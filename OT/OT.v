==> flow/design.v <==
package usertype;
typedef enum logic [2:0] {no_coffee=3'b000, latte=3'b001, cappuccino=3'b010, mocha=3'b011,
	user_define=3'b100} flavor;
typedef enum logic [2:0] {no_size_inf=3'b000, s=3'b001, m=3'b010, l=3'b011, xl=3'b100} size;
typedef enum logic [2:0] {none=3'b000, espresso=3'b001, milk=3'b010, chocolate=3'b011,
	froth=3'b100} ingredient;
typedef enum logic {red=1'b0, green=1'b1} window_led;
typedef struct packed {
    window_led	led;
    logic[9:0]  monitor;
} ingredient_info;
typedef struct packed {
    ingredient_info  espresso;
    ingredient_info  milk;
    ingredient_info  chocolate;
    ingredient_info  froth;
} ingredient_window;
endpackage
import usertype::*;  
module OT(
	rst_n,
	clk,
	in_valid,
	out_valid,
	image_in,
	image_out
);
input rst_n, clk, in_valid;
input [7:0] image_in;
output reg [11:0] image_out;
output reg out_valid;
parameter	ST_IDLE		=	'd0,
		ST_INPUT	=	'd1,
		ST_EXE		=	'd2,
		ST_OUTPUT	=	'd3;
reg [1:0]	cs,ns;
reg [599:0] 	in;
reg [11:0] 	temp[0:8];
reg [6:0]	count;
reg [2:0]	pos_x;
wire [11:0] 	out;
assign out = (temp[0]>>4)+(temp[1]>>3)+(temp[2]>>4)+(temp[3]>>3)+(temp[4]>>2)+(temp[5]>>3)+(temp[6]>>4)+(temp[7]>>3)+(temp[8]>>4);
always@(posedge clk or negedge rst_n)	begin
	if(!rst_n) in <= 'd0;
	else if(in_valid) in <= {image_in,in[599:8]};
	else  in <= in;
end
always@(posedge clk or negedge rst_n)	begin
	if(!rst_n) temp[0] <= 'd0;
	else if(ns == ST_EXE && (count < 15 || pos_x == 0)) temp[0] <= 'd0;
	else if(ns == ST_EXE) temp[0] <= {in >> (count-16)*8,4'b0};
	else  temp[0] <= temp[0];
end
always@(posedge clk or negedge rst_n)	begin
	if(!rst_n) temp[1] <= 'd0;
	else if(ns == ST_EXE && count < 15) temp[1] <= 'd0;
	else if(ns == ST_EXE) temp[1] <= {in >> (count-15)*8,4'b0};
	else  temp[1] <= temp[1];
end
always@(posedge clk or negedge rst_n)	begin
	if(!rst_n) temp[2] <= 'd0;
	else if(ns == ST_EXE && (count < 15 || pos_x == 4)) temp[2] <= 'd0;
	else if(ns == ST_EXE) temp[2] <= {in >> (count-14)*8,4'b0};
	else  temp[2] <= temp[2];
end
always@(posedge clk or negedge rst_n)	begin
	if(!rst_n) temp[3] <= 'd0;
	else if(ns == ST_EXE && pos_x == 0) temp[3] <= 'd0;
	else if(ns == ST_EXE) temp[3] <= {in >> (count-1)*8,4'b0};
	else  temp[3] <= temp[3];
end
always@(posedge clk or negedge rst_n)	begin
	if(!rst_n) temp[4] <= 'd0;
	else if(ns == ST_EXE) temp[4] <= {in >> count*8,4'b0};
	else  temp[4] <= temp[4];
end
always@(posedge clk or negedge rst_n)	begin
	if(!rst_n) temp[5] <= 'd0;
	else if(ns == ST_EXE && pos_x == 4) temp[5] <= 'd0;
	else if(ns == ST_EXE) temp[5] <= {in >> (count+1)*8,4'b0};
	else  temp[5] <= temp[5];
end
always@(posedge clk or negedge rst_n)	begin
	if(!rst_n) temp[6] <= 'd0;
	else if(ns == ST_EXE && (count > 59 || pos_x == 0)) temp[6] <= 'd0;
	else if(ns == ST_EXE) temp[6] <= {in >> (count+14)*8,4'b0};
	else  temp[6] <= temp[6];
end
always@(posedge clk or negedge rst_n)	begin
	if(!rst_n) temp[7] <= 'd0;
	else if(ns == ST_EXE && count > 59) temp[7] <= 'd0;
	else if(ns == ST_EXE) temp[7] <= {in >> (count+15)*8,4'b0};
	else  temp[7] <= temp[7];
end
always@(posedge clk or negedge rst_n)	begin
	if(!rst_n) temp[8] <= 'd0;
	else if(ns == ST_EXE && (count > 59 || pos_x == 4)) temp[8] <= 'd0;
	else if(ns == ST_EXE) temp[8] <= {in >> (count+16)*8,4'b0};
	else  temp[8] <= temp[8];
end
always@(posedge clk or negedge rst_n)	begin
	if(!rst_n) count <= 'd0;
	else if(ns == ST_EXE) count <= count + 'd1;
	else count <= 'd0;
end
always@(posedge clk or negedge rst_n)	begin
	if(!rst_n) pos_x <= 'd0;
	else if(ns == ST_EXE && pos_x == 4) pos_x <= 'd0;
	else if(ns == ST_EXE) pos_x <= pos_x + 'd1;
	else pos_x <= pos_x;
end
always@(posedge	clk or negedge rst_n)	begin
	if(!rst_n) cs <= ST_IDLE;
	else cs <= ns;
end
always@(*)	begin
	case(cs)
		ST_IDLE:	begin
			if(in_valid) ns	= ST_INPUT;
			else ns	= ST_IDLE;
		end
		ST_INPUT:	begin
			if(!in_valid) ns = ST_EXE;
			else ns	= ST_INPUT;
		end
		ST_EXE:	begin
			if(count == 75) ns = ST_OUTPUT;
			else ns	= ST_EXE;
		end
		ST_OUTPUT:	begin
			ns = ST_IDLE;
		end
	endcase
end
always@(posedge clk or negedge rst_n)	begin
	if(!rst_n) out_valid <= 'd0;
	else if(cs == ST_EXE) out_valid <= 'd1;
	else out_valid	<= 'd0;
end
always@(posedge clk or negedge rst_n)	begin
	if(!rst_n) image_out <= 'd0;
	else if(cs == ST_EXE) image_out <= out;
	else image_out <= 'd0;
end
endmodule
Step by step through the tools: OT
What the tools print for OT, step after step.
Line numbers count from 1 in the design file above.
Cell names lack the library's common part.
A cell with -- has no value.
- design top: OT
- clock: clk
- cell library: sky130hd
- corner: tt_025C_1v80

Word-level counts
Yosys after proc, flatten, opt, wreduce and memory -nomap, before mapping. Print and check cells are not counted. Equal cells are merged and count once.
- input bits at 11
- register bits at 729
- output and inout port bits at 13
- cells after elaboration at 96
- noted order comparisons: 2
- noted reduce/logical cells: 22
- add/sub/neg operators at 17
- shift operators: 9
- muxes and demuxes at 25
- equality and inequality tests at 6
- operators with widths (kind ; count):
    >> shifter 600 x 32 -> 8 bit ; 5
    >> shifter 600 x 11 -> 8 bit ; 3
    >> shifter 600 x 10 -> 8 bit ; 1
    two-way mux 12 bit ; 17
    adder 12 x 8 -> 12 bit ; 2
    adder 12 x 9 -> 12 bit ; 2
    nonzero test 2 bit ; 8
    adder 7 x 4 -> 8 bit with constant B ; 2
    subtractor 7 x 4 -> 8 bit with constant B ; 2
    adder 11 x 9 -> 12 bit ; 1
    adder 12 x 10 -> 12 bit ; 1
    adder 10 x 8 -> 11 bit ; 1
    adder 8 x 9 -> 10 bit ; 1
    logical AND 1 bit ; 8
    adder 7 x 1 -> 8 bit with constant B ; 1
    subtractor 7 x 1 -> 8 bit with constant B ; 1
    adder 7 x 5 -> 8 bit with constant B ; 1
    subtractor 7 x 5 -> 8 bit with constant B ; 1
    parallel mux 2 bit (select 4 bit) ; 1
    < comparator 7 x 4 -> 1 bit with constant B ; 1
    greater-than comparator 7 x 6 -> 1 bit with constant B ; 1
    == test 7 bit with constant B ; 1
    two-way mux 7 bit ; 1
    == test 2 bit with constant B ; 3
    two-way mux 3 bit ; 2
    logical OR 1 bit ; 4
    adder 3 x 1 -> 3 bit with constant B ; 1
    == test 3 bit with constant B ; 1
Not listed: further kinds 5, cells in them 7.

Depth
Depth = most cells in a row (Yosys ltp): at word level without a register or memory, in the mapped netlist without a sequential cell, where the memories' decode and read muxes count.
- depth in word-level cells: 9
- noted ABC_AREA: 0
- depth in mapped cells at 19
- depth with buffers taken out at 16

Netlist
Source: synth_stat.txt of the flow (Yosys; design flattened, memories mapped). It holds for the ABC_AREA given above (unset counts as 0); a run with the other value may have another netlist.
Totals and module areas in this step are rounded.
- sequential part of the area at 17000 µm²
- flip-flops at 699
- buffer cells: 465
- standard cells after synthesis at 4655
- cell area after synthesis at 60000 µm²
- cell types (type ; count):
    mux4_2 ; 875
    dfrtp_1 ; 698
    mux2_2 ; 645
    mux2i_1 ; 294
    nand2_1 ; 357
    fa_1 ; 53
    buf_2 ; 161
    clkbuf_1 ; 200
    o22ai_1 ; 103
    nor2_1 ; 141
    nand3_1 ; 95
    buf_4 ; 62
    a21oi_1 ; 90
    o21ai_0 ; 90
    a22oi_1 ; 53
    inv_1 ; 103
    ha_1 ; 27
    o221ai_1 ; 37
Not listed: further types 65, cells in them 571.

Path before layout
Path of least setup slack by OpenSTA after synthesis, without wires, with an ideal clock, recovery checks aside; 20% of the period is set as input and as output delay. Where synthesis merged equal registers, the netlist keeps one of their names.
- kind: register to register
- start: reg count[1]
- end: reg temp[3][11]
- noted data required time: 5.794 ns
- stages: 14
- noted setup time: 0.126 ns
- slack at 1.428 ns
- arrival: 4.366 ns
- period: 5.92 ns
- delay of the path: 4.492 ns
- noted period reached after synthesis: 4.492 ns
"delay of the path" is the arrival time less input delay plus setup time.
"stages" counts driving pins, that of a launching flip-flop among them; a cell with two outputs on the path counts twice.
"period reached after synthesis" = period - worst setup slack (recovery checks aside). The figure is calculated, with input and output delays left at 20% of the set period.
The rows between start and end are the longest chain of elaborated cells between them; the timing report does not say that the signal goes this way. Where chains are equally long, one stands for them.
Each line given opens the expression or statement behind the cell; cells for indexed reads and writes are added by Yosys, which also makes memories of some case tables.
A register here has more assigning lines than the two given.
- cells stage by stage: dfrtp_1 buf_2 buf_2 buf_2 inv_1 buf_2 buf_1 clkbuf_1 ha_1 xor2_2 mux4_2 mux4_2 a2111o_1 a221o_1
- length of the longest elaborated chain at 6
- ends and longest elaborated chain, post-synthesis (what ; line ; RTL):
    start, declared ; 39 ; reg [6:0] count;
    start, assigned ; 102 ; if(!rst_n) count <= 'd0;
    start, assigned ; 103 ; else if(ns == ST_EXE) count <= count + 'd1;
    == test 7 bit ; 127 ; if(count == 75) ns = ST_OUTPUT;
    two-way mux 1 bit ; 127 ;
    parallel mux 2 bit (select 4 bit) ; 117 ; case(cs)
    == test 2 bit ; 69 ; else if(ns == ST_EXE) temp[3] <= {in >> (count-1)*8,4'b0};
    two-way mux 12 bit ; 69 ;
    two-way mux 12 bit ; 68 ; else if(ns == ST_EXE && pos_x == 0) temp[3] <= 'd0;
    end, assigned ; 69 ;
    end, assigned ; 70 ; else temp[3] <= temp[3];
    end, declared ; 38 ; reg [11:0] temp[0:8];

Worst path after layout
Path of least setup slack in the final report of job 1 (OpenROAD, finished layout, wires in). Where an end is a register, its clock arrival counts in the times.
- kind: register to register
- start: reg temp[6][7]
- end: reg image_out[11]
- slack at 0.81 ns
- noted data required time: 6.06 ns
- period: 5.45 ns
- arrival: 5.25 ns
- noted setup time: 0.09 ns
- stages: 15
The rows between start and end are the longest chain of elaborated cells between them; the timing report does not say that the signal goes this way. Where chains are equally long, one stands for them.
A register here has more assigning lines than the two given.
- cells stage by stage: dfrtp_1 fa_1 fa_1 fa_1 inv_1 fa_1 inv_1 ha_1 fa_1 a21o_1 a21oi_1 o21bai_1 a2111o_1 nand3_1 nor3b_1
- length of the longest elaborated chain at 4
- ends and longest elaborated chain, post-layout (what ; line ; RTL):
    start, declared ; 38 ; reg [11:0] temp[0:8];
    start, assigned ; 86 ; else if(ns == ST_EXE) temp[6] <= {in >> (count+14)*8,4'b0};
    start, assigned ; 87 ; else temp[6] <= temp[6];
    adder 12 x 8 -> 12 bit ; 42 ; assign out = (temp[0]>>4)+(temp[1]>>3)+(temp[2]>>4)+(temp[3]>>3)+(temp[4]>>2)+(temp[5]>>3)+(temp[6]>>4)+(temp[ ...
    adder 12 x 9 -> 12 bit ; 42 ;
    adder 12 x 8 -> 12 bit ; 42 ;
    two-way mux 12 bit ; 142 ; else if(cs == ST_EXE) image_out <= out;
    end, assigned ; 141 ; if(!rst_n) image_out <= 'd0;
    end, assigned ; 142 ;
    end, declared ; 30 ; output reg [11:0] image_out;

Appendix: measured runs

Measured data: module OT, platform sky130hd, 2 stored runs of the flow under differing settings, order arbitrary. Input and output delays are each 20% of the period that was set; the output load is 0.01 pF.
By "achieved period" is meant the clock period of the run minus its worst setup slack. This is arithmetic on one report: input and output delays are still those of the set period (20% each).
"critical setup path time" means the part of the period allowed to the worst setup path (the constraints hold back 20% at inputs and 20% at outputs) less its slack; where the path has registers, the arrival times of their clocks count too.
"total power after layout": no workload was simulated; the value follows from the tool's default switching activity.
The measured numbers are rounded.

Job 1
Settings were period_ns = 5.45; CORE_UTILIZATION = 52; SETUP_SLACK_MARGIN = -0.46; PLACE_DENSITY_LB_ADDON = 0.27; CORE_ASPECT_RATIO = 1.68; CORE_MARGIN = 5; CELL_PAD_IN_SITES_GLOBAL_PLACEMENT = 0; CTS_CLUSTER_SIZE = 87; CAP_MARGIN = 15; MAX_ROUTING_LAYER = met4; SLEW_MARGIN = 20
- critical setup path time: 4.64 ns
- critical path kind: register to register
- die size at 120000 µm²
- noted the final utilization: 57%
- standard-cell area after layout at 65000 µm²
- noted the cell area after synthesis: 60000 µm²
- total negative slack on setup checks: 0.000 ns
- smallest setup slack: 0.81 ns
- achieved period at 4.637 ns
- noted the total power after layout: 22000 uW

Job 2
Settings were period_ns = 3.9; CORE_UTILIZATION = 52; PLACE_DENSITY = 0.8; CORE_ASPECT_RATIO = 0.72; CELL_PAD_IN_SITES_DETAIL_PLACEMENT = 0; TNS_END_PERCENT = 95; GPL_TIMING_DRIVEN = 1; SLEW_MARGIN = 30; CAP_MARGIN = 20; CORE_MARGIN = 2
- critical setup path time: 4.40 ns
- critical path kind: register to register
- die size at 120000 µm²
- noted the final utilization: 58%
- standard-cell area after layout at 66000 µm²
- noted the cell area after synthesis: 60000 µm²
- total negative slack on setup checks: -1.2 ns
- smallest setup slack: -0.50 ns
- achieved period at 4.402 ns
- noted the total power after layout: 31000 uW
