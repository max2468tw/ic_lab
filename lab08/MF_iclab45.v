==> flow/design.v <==
package usertype;
typedef enum logic [2:0] {no_coffee=3'b000, latte=3'b001, cappuccino=3'b010, mocha=3'b011,
	user_define=3'b100} flavor;
typedef enum logic [2:0] {no_size_inf=3'b000, s=3'b001, m=3'b010, l=3'b011, xl=3'b100} size;
typedef enum logic [2:0] {none=3'b000, espresso=3'b001, milk=3'b010, chocolate=3'b011,
	froth=3'b100} ingredient;
typedef enum logic {red=1'b0, green=1'b1} window_led;
typedef struct packed {
    window_led	led;
    logic[9:0]  monitor;
} ingredient_info;
typedef struct packed {
    ingredient_info  espresso;
    ingredient_info  milk;
    ingredient_info  chocolate;
    ingredient_info  froth;
} ingredient_window;
endpackage
import usertype::*;  
module MF(
	clk,
	rst_n,
	invalid,
	image_in,
	outvalid,
	image_out
);
input				clk,rst_n,invalid;
input 		[7:0]	image_in;
output	reg 		outvalid;
output	reg [7:0]	image_out;
parameter	ST_IDLE		=	'd0,
			ST_INPUT	=	'd1,
			ST_EXE		=	'd2,
			ST_OUTPUT	=	'd3;
reg [1:0]	cs,ns;
reg [799:0]	in;
reg [7:0]	tmp [0:8];
reg [6:0]	count;
reg [3:0]	pos_x;
reg [7:0]	max_candidate [0:4];
reg [7:0]	min_candidate [0:4];
reg [7:0]	find_max [0:3];
reg [7:0]	find_min [0:3];
wire[8:0]	sum;
wire[7:0]	out;
always@(posedge clk or negedge rst_n)	begin
	if(!rst_n) in <= 'd0;
	else if(invalid) in <= {image_in,in[799:8]};
	else  in <= in;
end
always@(posedge clk or negedge rst_n)	begin
	if(!rst_n) tmp[0] <= 'd0;
	else if(ns == ST_EXE && (count < 10 || pos_x == 0)) tmp[0] <= 'd0;
	else if(ns == ST_EXE) tmp[0] <= in >> (count-11)*8;
	else  tmp[0] <= tmp[0];
end
always@(posedge clk or negedge rst_n)	begin
	if(!rst_n) tmp[1] <= 'd0;
	else if(ns == ST_EXE && count < 10) tmp[1] <= 'd0;
	else if(ns == ST_EXE) tmp[1] <= in >> (count-10)*8;
	else  tmp[1] <= tmp[1];
end
always@(posedge clk or negedge rst_n)	begin
	if(!rst_n) tmp[2] <= 'd0;
	else if(ns == ST_EXE && (count < 10 || pos_x == 9)) tmp[2] <= 'd0;
	else if(ns == ST_EXE) tmp[2] <= in >> (count-9)*8;
	else  tmp[2] <= tmp[2];
end
always@(posedge clk or negedge rst_n)	begin
	if(!rst_n) tmp[3] <= 'd0;
	else if(ns == ST_EXE && pos_x == 0) tmp[3] <= 'd0;
	else if(ns == ST_EXE) tmp[3] <= in >> (count-1)*8;
	else  tmp[3] <= tmp[3];
end
always@(posedge clk or negedge rst_n)	begin
	if(!rst_n) tmp[4] <= 'd0;
	else if(ns == ST_EXE) tmp[4] <= in >> count*8;
	else  tmp[4] <= tmp[4];
end
always@(posedge clk or negedge rst_n)	begin
	if(!rst_n) tmp[5] <= 'd0;
	else if(ns == ST_EXE && pos_x == 9) tmp[5] <= 'd0;
	else if(ns == ST_EXE) tmp[5] <= in >> (count+1)*8;
	else  tmp[5] <= tmp[5];
end
always@(posedge clk or negedge rst_n)	begin
	if(!rst_n) tmp[6] <= 'd0;
	else if(ns == ST_EXE && (count > 89 || pos_x == 0)) tmp[6] <= 'd0;
	else if(ns == ST_EXE) tmp[6] <= in >> (count+9)*8;
	else  tmp[6] <= tmp[6];
end
always@(posedge clk or negedge rst_n)	begin
	if(!rst_n) tmp[7] <= 'd0;
	else if(ns == ST_EXE && count > 89) tmp[7] <= 'd0;
	else if(ns == ST_EXE) tmp[7] <= in >> (count+10)*8;
	else  tmp[7] <= tmp[7];
end
always@(posedge clk or negedge rst_n)	begin
	if(!rst_n) tmp[8] <= 'd0;
	else if(ns == ST_EXE && (count > 89 || pos_x == 9)) tmp[8] <= 'd0;
	else if(ns == ST_EXE) tmp[8] <= in >> (count+11)*8;
	else  tmp[8] <= tmp[8];
end
always@(posedge clk or negedge rst_n)	begin
	if(!rst_n) count <= 'd0;
	else if(ns == ST_EXE) count <= count + 'd1;
	else count <= 'd0;
end
always@(posedge clk or negedge rst_n)	begin
	if(!rst_n) pos_x <= 'd0;
	else if(ns == ST_EXE && pos_x == 9) pos_x <= 'd0;
	else if(ns == ST_EXE) pos_x <= pos_x + 'd1;
	else pos_x <= pos_x;
end
always@(*) begin
	if(tmp[0] > tmp[1]) begin
		max_candidate[0] = tmp[0];
		min_candidate[0] = tmp[1];
	end
	else begin
		max_candidate[0] = tmp[1];
		min_candidate[0] = tmp[0];
	end
end
always@(*) begin
	if(tmp[2] > tmp[3]) begin
		max_candidate[1] = tmp[2];
		min_candidate[1] = tmp[3];
	end
	else begin
		max_candidate[1] = tmp[3];
		min_candidate[1] = tmp[2];
	end
end
always@(*) begin
	if(tmp[4] > tmp[5]) begin
		max_candidate[2] = tmp[4];
		min_candidate[2] = tmp[5];
	end
	else begin
		max_candidate[2] = tmp[5];
		min_candidate[2] = tmp[4];
	end
end
always@(*) begin
	if(tmp[6] > tmp[7]) begin
		max_candidate[3] = tmp[6];
		min_candidate[3] = tmp[7];
	end
	else begin
		max_candidate[3] = tmp[7];
		min_candidate[3] = tmp[6];
	end
end
always@(*) begin
	max_candidate[4] = tmp[8];
	min_candidate[4] = tmp[8];
end
always@(*) begin
	if(max_candidate[1] > max_candidate[0]) find_max[0] = max_candidate[1];
	else find_max[0] = max_candidate[0];
end
always@(*) begin
	if(max_candidate[2] > find_max[0]) find_max[1] = max_candidate[2];
	else find_max[1] = find_max[0];
end
always@(*) begin
	if(max_candidate[3] > find_max[1]) find_max[2] = max_candidate[3];
	else find_max[2] = find_max[1];
end
always@(*) begin
	if(max_candidate[4] > find_max[2]) find_max[3] = max_candidate[4];
	else find_max[3] = find_max[2];
end
always@(*) begin
	if(min_candidate[1] < min_candidate[0]) find_min[0] = min_candidate[1];
	else find_min[0] = min_candidate[0];
end
always@(*) begin
	if(min_candidate[2] < find_min[0]) find_min[1] = min_candidate[2];
	else find_min[1] = find_min[0];
end
always@(*) begin
	if(min_candidate[3] < find_min[1]) find_min[2] = min_candidate[3];
	else find_min[2] = find_min[1];
end
always@(*) begin
	if(min_candidate[4] < find_min[2]) find_min[3] = min_candidate[4];
	else find_min[3] = find_min[2];
end
assign sum = find_max[3] + find_min[3];
assign out = sum >> 1;
always@(posedge	clk or negedge rst_n)	begin
	if(!rst_n) cs <= ST_IDLE;
	else cs <= ns;
end
always@(*)	begin
	case(cs)
		ST_IDLE: begin
			if(invalid) ns	= ST_INPUT;
			else ns	= ST_IDLE;
		end
		ST_INPUT: begin
			if(!invalid) ns = ST_EXE;
			else ns	= ST_INPUT;
		end
		ST_EXE:	begin
			if(count == 100) ns = ST_OUTPUT;
			else ns	= ST_EXE;
		end
		ST_OUTPUT: begin
			ns = ST_IDLE;
		end
	endcase
end
always@(posedge clk or negedge rst_n)	begin
	if(!rst_n) outvalid <= 'd0;
	else if(cs == ST_EXE) outvalid <= 'd1;
	else outvalid	<= 'd0;
end
always@(posedge clk or negedge rst_n)	begin
	if(!rst_n) image_out <= 'd0;
	else if(cs == ST_EXE) image_out <= out;
	else image_out <= 'd0;
end
endmodule
## From RTL to reports: MF

The steps from the RTL of MF to its reports follow in flow order.
Lines are those of the file above, counted from 1.
Cell names lack the library's common part.
Not given: --

| design | value |
|---|---|
| top | MF |
| clock input | clk |
| standard-cell library | sky130hd |
| corner | tt_025C_1v80 |

## Word-level counts

Source: Yosys, flattened and elaborated. Widths are those after wreduce. Registers that Yosys merges into a memory's read port (data or address) are not register bits. Print and check cells do not count. Equal cells are merged and count once.

| operators by class | value |
|---|---|
| add/sub/neg operators | 10 |
| multipliers | 0 |
| div/mod/pow operators | 0 |
| order comparisons | 14 |
| equality and inequality tests | 6 |
| shift-type cells | 9 |
| multiplexer cells | 41 |
| bitwise logic cells | 0 |
| reductions and logical operators | 22 |

Operators with widths:

| cell | number |
|---|---|
| 800-bit by 32-bit >> shifter with 8-bit output | 5 |
| 800-bit by 11-bit >> shifter with 8-bit output | 3 |
| 800-bit by 10-bit >> shifter with 8-bit output | 1 |
| 8-bit 2-to-1 mux | 33 |
| 8-bit greater-than comparator | 8 |
| 8-bit < comparator | 4 |
| 7-bit by 4-bit adder with 8-bit output with constant B | 3 |
| 7-bit by 4-bit subtractor with 8-bit output with constant B | 3 |
| 2-bit nonzero test | 8 |
| 8-bit by 8-bit adder with 9-bit output | 1 |
| 1-bit logical AND | 8 |
| 7-bit by 1-bit adder with 8-bit output with constant B | 1 |
| 7-bit by 1-bit subtractor with 8-bit output with constant B | 1 |
| 2-bit case mux with 4-bit select | 1 |
| 4-bit 2-to-1 mux | 2 |
| 7-bit by 4-bit < comparator with 1-bit output with constant B | 1 |
| 7-bit greater-than comparator with constant B | 1 |
| 7-bit equality test with constant B | 1 |
| 7-bit 2-to-1 mux | 1 |
| 2-bit equality test with constant B | 3 |
| 1-bit logical OR | 4 |
| 4-bit by 1-bit adder with 4-bit output with constant B | 1 |
| 4-bit equality test with constant B | 1 |
| 4-bit logical NOT | 1 |
| 1-bit 2-to-1 mux | 3 |
| 2-bit by 1-bit equality test with 1-bit output with constant B | 1 |
| 2-bit logical NOT | 1 |
| 2-bit 2-to-1 mux | 1 |

| word-level totals | value |
|---|---|
| register bits after elaboration | 894 |
| latch bits | 0 |
| bits in writable memories | 0 |
| bits in read-only memories | 0 |
| word width x clocked read ports | 0 |
| memories kept | 0 |
| elaborated cells | 117 |

## Longest topological paths

Depth = most cells in a row (Yosys ltp): at word level without a register or memory, in the mapped netlist without a sequential cell, where the memories' decode and read muxes count.

| depth | value |
|---|---|
| depth after elaboration | 12 |
| ABC_AREA | 1 |
| gate-level depth with buffers | 70 |

## After synthesis

Source: synth_stat.txt of the flow (Yosys; design flattened, memories mapped). It holds for the ABC_AREA given above (unset counts as 0); a run with the other value may have another netlist.

| mapped netlist | value |
|---|---|
| cell count | 11364 |
| cell area after synthesis | 0.0717263 mm^2 |
| sequential area | 0.0224228 mm^2 |
| mapped flip-flops | 896 |
| buffer cells | 909 |

Cell types:

| type | number | area in all (um^2) |
|---|---|---|
| dfrtp_1 | 895 | 2.24E+04 |
| o21ai_0 | 2199 | 1.1E+04 |
| nand2_1 | 2503 | 9.4E+03 |
| a21oi_1 | 1156 | 5.79E+03 |
| nor2_1 | 1152 | 4.32E+03 |
| inv_1 | 860 | 3.23E+03 |
| clkbuf_1 | 804 | 3.02E+03 |
| nand3_1 | 345 | 1.73E+03 |
| ha_1 | 104 | 1.3E+03 |
| o211ai_1 | 140 | 1.05E+03 |
| or2_2 | 166 | 1.04E+03 |
| o22ai_1 | 102 | 638.112 |
| o21bai_1 | 71 | 533.011 |
| a211oi_1 | 67 | 502.982 |
| nor3_1 | 100 | 500.48 |
| o21a_1 | 61 | 457.939 |
| o221ai_1 | 50 | 437.92 |
| o311ai_0 | 49 | 429.162 |

Not listed: further types 45, cells in them 540.

## Path before layout

Source: OpenSTA report_checks on the synthesized netlist (no wires, ideal clock, input and output delay 20% of the period each), path of least setup slack; recovery checks are left aside. Register names are those of the netlist, which keeps one name where synthesis merged equal registers.

| timing path post-synthesis | value |
|---|---|
| kind | reg-to-reg |
| start | register tmp[2][7] |
| end | register image_out[7] |
| clock period | 15.5 ns |
| library setup time | 0.126 ns |
| launch time at the first pin | 0.000 ns |
| data arrival time | 7.621 ns |
| path slack | 7.753 ns |
| path delay | 7.747 ns |
| stages on the path | 51 |
| buffers on the path | 6 |
| period reached after synthesis | 7.747 ns |

"path delay" is the arrival time less input delay plus setup time.
"stages on the path": output pins that drive a net of the path, with the launching flip-flop's if there is one; two outputs of one cell count as two.
"period reached after synthesis" = period - worst setup slack (recovery checks aside). The figure is calculated, with input and output delays left at 20% of the set period.
Between the ends stands the longest chain of elaborated cells between them, by number of cells; it is not shown to be the way that was timed. Of several equally long chains one is given.
A line is the first line of the expression or statement that the cell stems from. Yosys adds cells for indexed reads and writes and turns some case tables into memories.
At most two assigning lines are given for a register; there are more.

| between the ends, post-synthesis | value |
|---|---|
| cells stage by stage | dfrtp_1 ha_1 a21o_1 nor2_1 nand2_1 nand2_2 buf_6 clkbuf_1 o21ai_0 ha_1 a21oi_1 nor2_1 a211oi_1 nand2_1 clkbuf_1 o21ai_0 ha_1 a21oi_1 [15 not listed] a211oi_1 nand2_1 inv_1 buf_2 o21ai_0 ha_1 a21oi_1 inv_1 a31oi_1 inv_1 nand2_1 inv_1 nor2_1 o21ai_0 inv_1 nor2_1 o21ai_0 a21oi_1 |
| length of the longest elaborated chain | 12 |
| elaborated cells between the ends (all ways) | 21 |
| classes of those cells | add/sub (1); compare (9); mux (11) |

Ends and longest elaborated chain, post-synthesis:

| item | line | source |
|---|---|---|
| start: declaration | 38 | `reg [7:0] tmp [0:8];` |
| start: assignment | 67 | `else if(ns == ST_EXE) tmp[2] <= in >> (count-9)*8;` |
| start: assignment | 68 | `else tmp[2] <= tmp[2];` |
| 8-bit greater-than comparator | 127 | `if(tmp[2] > tmp[3]) begin` |
| 8-bit 2-to-1 mux | 127 |  |
| 8-bit greater-than comparator | 161 | `if(max_candidate[1] > max_candidate[0]) find_max[0] = max_candidate[1];` |
| 8-bit 2-to-1 mux | 161 |  |
| 8-bit greater-than comparator | 165 | `if(max_candidate[2] > find_max[0]) find_max[1] = max_candidate[2];` |
| 8-bit 2-to-1 mux | 165 |  |
| 8-bit greater-than comparator | 169 | `if(max_candidate[3] > find_max[1]) find_max[2] = max_candidate[3];` |
| 8-bit 2-to-1 mux | 169 |  |
| 8-bit greater-than comparator | 173 | `if(max_candidate[4] > find_max[2]) find_max[3] = max_candidate[4];` |
| 8-bit 2-to-1 mux | 173 |  |
| 8-bit by 8-bit adder with 9-bit output | 192 | `assign sum = find_max[3] + find_min[3];` |
| 8-bit 2-to-1 mux | 224 | `else if(cs == ST_EXE) image_out <= out;` |
| end: assignment | 223 | `if(!rst_n) image_out <= 'd0;` |
| end: assignment | 224 |  |
| end: declaration | 31 | `output reg [7:0] image_out;` |

## Worst path after layout

Path of least setup slack in the final report of job 1 (OpenROAD, finished layout, wires in). Where an end is a register, its clock arrival counts in the times.

| timing path after layout | value |
|---|---|
| kind | reg-to-reg |
| start | register tmp[2][3] |
| end | register image_out[7] |
| clock period | 9.19 ns |
| library setup time | 0.11 ns |
| launch time at the first pin | 0.81 ns |
| data arrival time | 8.46 ns |
| path slack | 1.44 ns |
| stages on the path | 55 |
| buffers on the path | 2 |

Between the ends stands the longest chain of elaborated cells between them, by number of cells; it is not shown to be the way that was timed. Of several equally long chains one is given.
At most two assigning lines are given for a register; there are more.

| between the ends, after layout | value |
|---|---|
| cells stage by stage | dfrtp_1 ha_4 nand2_1 inv_2 nand2_1 nand2_1 nand2_1 nand2_1 nand2_2 buf_6 o21ai_4 ha_1 a21oi_1 nor2_1 a211oi_2 nand2_4 nand2_8 o21ai_1 [19 not listed] a21oi_2 o21ai_1 nand2_1 o211ai_1 nand2_2 inv_4 o21ai_0 ha_1 a31oi_1 inv_1 nand2_1 inv_1 nor2_2 o21ai_1 inv_1 nor2_2 o21ai_1 a21oi_1 |
| length of the longest elaborated chain | 12 |
| elaborated cells between the ends (all ways) | 21 |
| classes of those cells | add/sub (1); compare (9); mux (11) |

Ends and longest elaborated chain, after layout:

| item | line | source |
|---|---|---|
| start: declaration | 38 | `reg [7:0] tmp [0:8];` |
| start: assignment | 67 | `else if(ns == ST_EXE) tmp[2] <= in >> (count-9)*8;` |
| start: assignment | 68 | `else tmp[2] <= tmp[2];` |
| 8-bit greater-than comparator | 127 | `if(tmp[2] > tmp[3]) begin` |
| 8-bit 2-to-1 mux | 127 |  |
| 8-bit greater-than comparator | 161 | `if(max_candidate[1] > max_candidate[0]) find_max[0] = max_candidate[1];` |
| 8-bit 2-to-1 mux | 161 |  |
| 8-bit greater-than comparator | 165 | `if(max_candidate[2] > find_max[0]) find_max[1] = max_candidate[2];` |
| 8-bit 2-to-1 mux | 165 |  |
| 8-bit greater-than comparator | 169 | `if(max_candidate[3] > find_max[1]) find_max[2] = max_candidate[3];` |
| 8-bit 2-to-1 mux | 169 |  |
| 8-bit greater-than comparator | 173 | `if(max_candidate[4] > find_max[2]) find_max[3] = max_candidate[4];` |
| 8-bit 2-to-1 mux | 173 |  |
| 8-bit by 8-bit adder with 9-bit output | 192 | `assign sum = find_max[3] + find_min[3];` |
| 8-bit 2-to-1 mux | 224 | `else if(cs == ST_EXE) image_out <= out;` |
| end: assignment | 223 | `if(!rst_n) image_out <= 'd0;` |
| end: assignment | 224 |  |
| end: declaration | 31 | `output reg [7:0] image_out;` |

Wiki page: MF / flow data

Stored flow runs of MF (2 of them; Yosys, OpenROAD, sky130hd). They differ in their settings and are not a sequence. Constraints: input delay and output delay 20% of the set period each, output load 0.01 pF.
"reached clock period" is the run's clock period less its worst setup slack. It is reckoned from that one timing run; input and output delays stay at 20% of the period that was set.
By "critical setup path time" is meant the share of the clock period that the worst setup path is allowed (20% is reserved at inputs, 20% at outputs), minus its slack. Clock arrival times at its registers enter into it.

## Job 1

==> flow/run.sh <==
#!/bin/bash
# the make line also repeats the synthesis and layout settings of config.mk as NAME=value (left out here)
make -C /OpenROAD-flow-scripts/flow DESIGN_CONFIG=/design/flow/config.mk WORK_HOME=/design/flow/orfs CLKGATE_MAP_FILE= finish
==> flow/config.mk <==
export PLATFORM = sky130hd
export DESIGN_NAME = MF
export DESIGN_NICKNAME = MF
export VERILOG_FILES = /design/flow/design.v
export SDC_FILE = /design/flow/constraint.sdc
export NUM_CORES = 4
export LEC_CHECK = 0
export ABC_AREA = 1
export CAP_MARGIN = 20
export CELL_PAD_IN_SITES_DETAIL_PLACEMENT = 1
export CELL_PAD_IN_SITES_GLOBAL_PLACEMENT = 2
export CORE_ASPECT_RATIO = 1.79
export CORE_MARGIN = 2
export CORE_UTILIZATION = 17
export GPL_ROUTABILITY_DRIVEN = 0
export GPL_TIMING_DRIVEN = 1
export MIN_ROUTING_LAYER = met1
export PLACE_DENSITY_LB_ADDON = 0.17
export SETUP_SLACK_MARGIN = 0.95
export SLEW_MARGIN = 10
==> flow/constraint.sdc <==
create_clock -name core_clock -period 9.19 [get_ports {clk}]
set_input_delay 1.8380 -clock core_clock [delete_from_list [all_inputs] [get_ports {clk}]]
set_output_delay 1.8380 -clock core_clock [all_outputs]
set_load 0.01 [all_outputs]

| result of job 1 | value |
|---|---|
| chip area in the Yosys report | 0.0717263 mm^2 |
| total die area | 0.427353 mm^2 |
| standard-cell area after layout | 0.0831272 mm^2 |
| utilization in the final report | 0.198 |
| lowest setup slack | 1.444 ns |
| sum of negative setup slack | 0.000 ns |
| smallest hold slack | 0.457 ns |
| reached clock period | 7.746 ns |
| critical setup path time | 7.75 ns |
| type of the worst setup path | reg-to-reg |

## Job 2

==> flow/run.sh <==
#!/bin/bash
# the make line also repeats the synthesis and layout settings of config.mk as NAME=value (left out here)
make -C /OpenROAD-flow-scripts/flow DESIGN_CONFIG=/design/flow/config.mk WORK_HOME=/design/flow/orfs CLKGATE_MAP_FILE= finish
==> flow/config.mk <==
export PLATFORM = sky130hd
export DESIGN_NAME = MF
export DESIGN_NICKNAME = MF
export VERILOG_FILES = /design/flow/design.v
export SDC_FILE = /design/flow/constraint.sdc
export NUM_CORES = 4
export LEC_CHECK = 0
export CAP_MARGIN = 10
export CELL_PAD_IN_SITES_GLOBAL_PLACEMENT = 0
export CORE_ASPECT_RATIO = 1.52
export CORE_MARGIN = 2
export CORE_UTILIZATION = 56
export CTS_CLUSTER_DIAMETER = 342
export GPL_ROUTABILITY_DRIVEN = 0
export GPL_TIMING_DRIVEN = 1
export PLACE_DENSITY_LB_ADDON = 0.2
export SLEW_MARGIN = 0
==> flow/constraint.sdc <==
create_clock -name core_clock -period 7.21 [get_ports {clk}]
set_input_delay 1.4420 -clock core_clock [delete_from_list [all_inputs] [get_ports {clk}]]
set_output_delay 1.4420 -clock core_clock [all_outputs]
set_load 0.01 [all_outputs]

| result of job 2 | value |
|---|---|
| chip area in the Yosys report | 0.0788907 mm^2 |
| total die area | 0.14396 mm^2 |
| standard-cell area after layout | 0.0866869 mm^2 |
| utilization in the final report | 0.62 |
| lowest setup slack | -2.161 ns |
| sum of negative setup slack | -15.238 ns |
| smallest hold slack | 0.449 ns |
| reached clock period | 9.371 ns |
| critical setup path time | 9.37 ns |
| type of the worst setup path | reg-to-reg |
